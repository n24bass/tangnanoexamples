==> flow/design.v <==
module lcdPong
  #(
    parameter LCD_HEIGHT = 280,
    parameter LCD_WIDTH = 480
    )
  (
   input wire 	      CLK,
   input wire 	      RST_IN,
   output wire [4:0]  R,
   output wire [5:0]  G,
   output wire [4:0]  B,
   input wire 	      DEN,
   input wire [10:0]  X,
   input wire [10:0]  Y,
   output wire [31:0] SEG_HEX_ALL,
   input wire [7:0]   BUTTONS
   );
  localparam BALL_SLOW = 32'd150_000;
  localparam BALL_SIZE = 5;
  localparam RACKET_SIZE = 40;
  localparam RACKET_Y_SLOW = 15;  
  reg [23:0] 	      color;
  reg [31:0] 	      cptTime;
  reg [8:0] 	      ballX;
  reg [8:0] 	      ballY;
  reg 		      ballDirX;
  reg 		      ballDirY;
  reg [8:0] 	      racket1Y;
  reg [8:0] 	      racket2Y;
  reg [RACKET_Y_SLOW:0] racket1YSlowCpt;
  reg [RACKET_Y_SLOW:0] racket2YSlowCpt;
  reg [7:0] 		score1;
  reg [7:0] 		score2;
  always@(posedge CLK)
    begin
      if (RST_IN == 0)
	begin
	  racket1Y <= 0;
	  racket1YSlowCpt <= 0;
	  racket2Y <= 0;
	  racket2YSlowCpt <= 0;
	  score1 <= 0;
	  score2 <= 0;
	end
      else
	begin
	  if (cptTime == BALL_SLOW)
	    begin
	      cptTime <= 0;
	      if (ballDirX)
		begin
		  if (ballX == LCD_WIDTH-1-BALL_SIZE && racket2Y <= ballY && ballY <= racket2Y+RACKET_SIZE)
		    ballDirX <= ~ballDirX;
		  else if (ballX == LCD_WIDTH-1)
		    begin
		      ballX <= BALL_SIZE+1;
		      score1 <= score1+1;
		    end
		  else
		    ballX <= ballX + 1'b1;
		end
	      else
		begin
		  if (ballX == BALL_SIZE && racket1Y <= ballY && ballY <= racket1Y+RACKET_SIZE)
		    ballDirX <= ~ballDirX;
		  else if (ballX == 0)
		    begin
		      ballX <= LCD_WIDTH-2-BALL_SIZE;
		      score2 <= score2+1;
		    end
		  else
		    ballX <= ballX - 1'b1;
		end
	      if (ballDirY)
		begin
		  if (ballY == LCD_HEIGHT-1-BALL_SIZE)
		    ballDirY <= ~ballDirY;
		  else
		    ballY <= ballY + 1'b1;
		end
	      else
		begin
		  if (ballY == BALL_SIZE)
		    ballDirY <= ~ballDirY;
		  else
		    ballY <= ballY - 1'b1;
		end
	    end
	  else
	    cptTime <= cptTime + 1'b1;
	  {racket1Y, racket1YSlowCpt} <= {racket1Y, racket1YSlowCpt} + BUTTONS[0] - BUTTONS[1];
	  if (racket1Y == 0)
	    racket1Y <= 1;
	  else if (LCD_HEIGHT-RACKET_SIZE == racket1Y)
	    racket1Y <= LCD_HEIGHT-RACKET_SIZE-1;
	  {racket2Y, racket2YSlowCpt} <= {racket2Y, racket2YSlowCpt} + BUTTONS[6] - BUTTONS[7];
	  if (racket2Y == 0)
	    racket2Y <= 1;
	  else if (LCD_HEIGHT-RACKET_SIZE == racket2Y)
	    racket2Y <= LCD_HEIGHT-RACKET_SIZE-1;
	  if (DEN)
	    begin
	      if (X==0 && racket1Y<Y && Y<racket1Y+RACKET_SIZE)
		color[23:0] <= 24'h00ff00;
	      else if (X == LCD_WIDTH-1 && racket2Y<Y && Y<racket2Y+RACKET_SIZE)
		color[23:0] <= 24'h00ff00;
	      else if (ballX-BALL_SIZE <= X && X <= ballX+BALL_SIZE && ballY-BALL_SIZE <= Y && Y <= ballY+BALL_SIZE)
		color[23:0] <= 24'hff0000;
	      else if (Y==0 || Y==LCD_HEIGHT-1)
		color[23:0] <= 24'hffffff;		
	      else
		color[23:0] <= 24'h000000;
	    end
	  else
	    color <= 24'h000000;
	end
    end
  assign R = color[23:20];  
  assign G = color[15:10];  
  assign B = color[7:4];  
  assign SEG_HEX_ALL = {8'b0, score1, 8'b0, score2};
endmodule
## Tool chain data of lcdPong

What the tools print for lcdPong, step after step.
Lines are those of the file above, counted from 1.
Library cell names are shortened.
The mark - stands for no value.

| set-up | value |
|---|---|
| top | lcdPong |
| clock input | CLK |
| cell library | sky130hd |
| corner | tt_025C_1v80 |

## After elaboration

Counts by Yosys on the flattened word-level netlist (proc, flatten, opt, wreduce; memories kept). Register bits leave out memories and registers merged into their read ports (data or address). Print and check cells are left out. Cells with the same type and inputs are merged into one.

| word-level totals | value |
|---|---|
| word-level cells | 117 |
| flip-flop bits (word level) | 142 |
| bits of input ports | 33 |
| output and inout bits | 48 |

| cells by class | value |
|---|---|
| bitwise logic cells | 6 |
| eq/ne operators | 14 |
| mux-type cells | 22 |
| reduce/logical cells | 28 |
| $lt $le $gt $ge | 12 |
| $add $sub $neg | 17 |

Operator list:

| operator | number |
|---|---|
| two-way mux 9 bit | 8 |
| less-or-equal comparator 32 x 11 -> 1 bit | 2 |
| less-or-equal comparator 9 x 32 -> 1 bit | 2 |
| adder 25 x 1 -> 25 bit | 2 |
| subtractor 25 x 1 -> 25 bit | 2 |
| two-way mux 24 bit | 2 |
| adder 32 x 1 -> 32 bit with constant B | 1 |
| == test 32 x 18 -> 1 bit with constant B | 1 |
| two-way mux 16 bit | 2 |
| == test 9 bit with constant B | 3 |
| zero test 9 bit | 3 |
| less-or-equal comparator 11 x 10 -> 1 bit | 2 |
| < comparator 11 x 10 -> 1 bit | 2 |
| == test 11 x 9 -> 1 bit with constant B | 2 |
| zero test 11 bit | 2 |
| < comparator 9 x 11 -> 1 bit | 2 |
| adder 9 x 3 -> 10 bit with constant B | 2 |
| subtractor 9 x 3 -> 10 bit with constant B | 2 |
| adder 9 x 6 -> 10 bit with constant B | 2 |
| == test 8 x 9 -> 1 bit with constant A | 2 |
| adder 9 x 1 -> 9 bit with constant B | 2 |
| subtractor 9 x 1 -> 9 bit with constant B | 2 |
| == test 9 x 3 -> 1 bit with constant B | 2 |
| less-or-equal comparator 9 bit | 2 |
| AND reduction 4 bit | 4 |
| adder 8 x 1 -> 8 bit with constant B | 2 |
| two-way mux 8 bit | 2 |
| logical AND 1 bit | 11 |

Not listed: further kinds 8, cells in them 26.

## Depth

Depth = most cells in a row (Yosys ltp): at word level without a register or memory, in the mapped netlist without a sequential cell, where the memories' decode and read muxes count.

| depth | value |
|---|---|
| depth in word-level cells | 8 |
| ABC_AREA | 0 |
| mapped depth | 13 |
| mapped depth without buffers | 13 |

## Netlist

Yosys stat after the flow's synthesis: flattened, memories mapped to cells. It holds for the ABC_AREA given above (unset counts as 0); a run with the other value may have another netlist.

| synthesis totals | value |
|---|---|
| standard cells after synthesis | 1337 |
| buffers | 51 |
| sequential part of the area | 2972.9 µm² |
| flip-flop cells | 121 |
| chip area (Yosys) | 11481.0 µm² |

Cell types:

| cell | number | area in all (µm²) |
|---|---|---|
| ha_1 | 199 | 2.49E+03 |
| edfxtp_1 | 55 | 1.65E+03 |
| dfxtp_1 | 66 | 1.32E+03 |
| xnor2_1 | 73 | 639.363 |
| nor2_1 | 128 | 480.461 |
| xor2_1 | 54 | 472.954 |
| a21oi_1 | 91 | 455.437 |
| inv_1 | 111 | 416.65 |
| nand2_1 | 78 | 292.781 |
| o21ai_0 | 58 | 290.278 |
| buf_4 | 31 | 232.723 |
| a21o_1 | 29 | 217.709 |
| nand3_1 | 41 | 205.197 |
| nor2b_1 | 29 | 181.424 |
| nand4_1 | 26 | 162.656 |
| a211oi_1 | 19 | 142.637 |
| nor3_1 | 26 | 130.125 |
| nand2b_1 | 18 | 112.608 |

Other cell types: 52; their cells: 205.

## Worst setup path after synthesis

Source: OpenSTA report_checks on the synthesized netlist (no wires, ideal clock, input and output delay 20% of the period each), path of least setup slack; recovery checks are left aside. Register names are those of the netlist, which keeps one name where synthesis merged equal registers.

| timing after synthesis | value |
|---|---|
| path type | input to register |
| start | input BUTTONS[7] |
| end | register racket2Y[8] |
| data required time | 4744 ps |
| setup time | 86 ps |
| external input delay | 966 ps |
| launch time at the first pin | 966 ps |
| period | 4830 ps |
| path slack | 1501 ps |
| stages | 12 |
| arrival time | 3243 ps |
| path buffers | 0 |
| path delay | 2363 ps |
| synthesis period reached | 3329 ps |

"path delay" = arrival - input delay + setup time.
"stages" counts driving pins, that of a launching flip-flop among them; a cell with two outputs on the path counts twice.
"synthesis period reached" is the clock period less the worst setup slack; recovery checks do not enter. This is arithmetic on one report: input and output delays are still those of the set period (20% each).
Between the ends stands the longest chain of elaborated cells between them, by number of cells; it is not shown to be the way that was timed. Of several equally long chains one is given.
A line is the first line of the expression or statement that the cell stems from. Yosys adds cells for indexed reads and writes and turns some case tables into memories.
At most two assigning lines are given for a register; there are more.

| on the way, after synthesis | value |
|---|---|
| path through | ha_1 inv_1 ha_1 inv_1 fa_1 nand2b_1 a21o_1 a211o_1 a211oi_2 and4_1 o21ai_0 a211oi_1 |
| cells in the longest elaborated chain | 1 |
| elaborated cells on any way between the ends | 1 |
| RTL lines with such cells | 1 |
| classes of those cells | 1 x add/sub |

Ends and longest elaborated chain, after synthesis:

| item | RTL line | RTL |
|---|---|---|
| start: declaration | 16 | `input wire [7:0]   BUTTONS` |
| subtractor 25 x 1 -> 25 bit | 96 | `{racket2Y, racket2YSlowCpt} <= {racket2Y, racket2YSlowCpt} + BUTTONS[6] - BUTTONS[7];` |
| end: assignment | 98 | `racket2Y <= 1;` |
| end: assignment | 100 | `racket2Y <= LCD_HEIGHT-RACKET_SIZE-1;` |
| end: declaration | 29 | `reg [8:0] racket2Y;` |

## Timing after layout

Path of least setup slack in the final report of entry B (OpenROAD, finished layout, wires in). Where an end is a register, its clock arrival counts in the times.
The report prints the path's times to 10 ps; the period is as set.

| timing after layout | value |
|---|---|
| path type | input to register |
| start | input BUTTONS[1] |
| end | register racket1Y[8] |
| stages | 13 |
| period | 3870 ps |
| data required time | 4200 ps |
| external input delay | 770 ps |
| launch time at the first pin | 770 ps |
| setup time | 90 ps |
| path slack | 320 ps |
| path buffers | 1 |
| arrival time | 3890 ps |

Between the ends stands the longest chain of elaborated cells between them, by number of cells; it is not shown to be the way that was timed. Of several equally long chains one is given.
At most two assigning lines are given for a register; there are more.

| on the way, after layout | value |
|---|---|
| path through | clkdlybuf4s50_1 ha_1 inv_1 ha_1 inv_1 fa_1 nand2b_1 a21oi_1 o21ai_0 a2111oi_0 a211oi_1 o21ai_0 nor4b_1 |
| cells in the longest elaborated chain | 1 |
| elaborated cells on any way between the ends | 1 |
| RTL lines with such cells | 1 |
| classes of those cells | 1 x add/sub |

Ends and longest elaborated chain, after layout:

| item | RTL line | RTL |
|---|---|---|
| start: declaration | 16 | `input wire [7:0]   BUTTONS` |
| subtractor 25 x 1 -> 25 bit | 91 | `{racket1Y, racket1YSlowCpt} <= {racket1Y, racket1YSlowCpt} + BUTTONS[0] - BUTTONS[1];` |
| end: assignment | 93 | `racket1Y <= 1;` |
| end: assignment | 95 | `racket1Y <= LCD_HEIGHT-RACKET_SIZE-1;` |
| end: declaration | 28 | `reg [8:0] racket1Y;` |

Data sheet: physical implementation of lcdPong

Below are 2 stored runs of the flow (Yosys, OpenROAD; platform sky130hd) on lcdPong, each with its settings and what was measured, unordered. Constraints: input delay and output delay 20% of the set period each, output load 0.01 pF.
"total design power" rests on the timing tool's default activity at the inputs, not on a simulated workload.
Settings: - = not set for that run.
Results: - = not shown.

| run | period_ns | CORE_UTILIZATION | PLACE_DENSITY_LB_ADDON | CORE_MARGIN | CELL_PAD_IN_SITES_GLOBAL_PLACEMENT | TNS_END_PERCENT | GPL_ROUTABILITY_DRIVEN | CAP_MARGIN | MAX_ROUTING_LAYER | SLEW_MARGIN | post-layout utilization (%) | post-route setup TNS (ps) | mapped cell area after synthesis (µm²) | setup slack of the worst path (ps) | die outline area (µm²) | lowest hold slack (ps) | total design power (W) |
|---|---|---|---|---|---|---|---|---|---|---|---|---|---|---|---|---|---|
| entry A | 2.55 | 60 | 0.23 | 10 | 3 | 45 | 1 | 0 | met5 | 20 | - | - | - | - | - | - | - |
| entry B | 3.87 | 40 | - | 2 | - | - | - | 20 | - | 20 | 45.8 | 0 | 11481.0 | 315 | 30074.5 | 524 | 0.008252 |

Entry A: incomplete, placement halted on FLW-0024
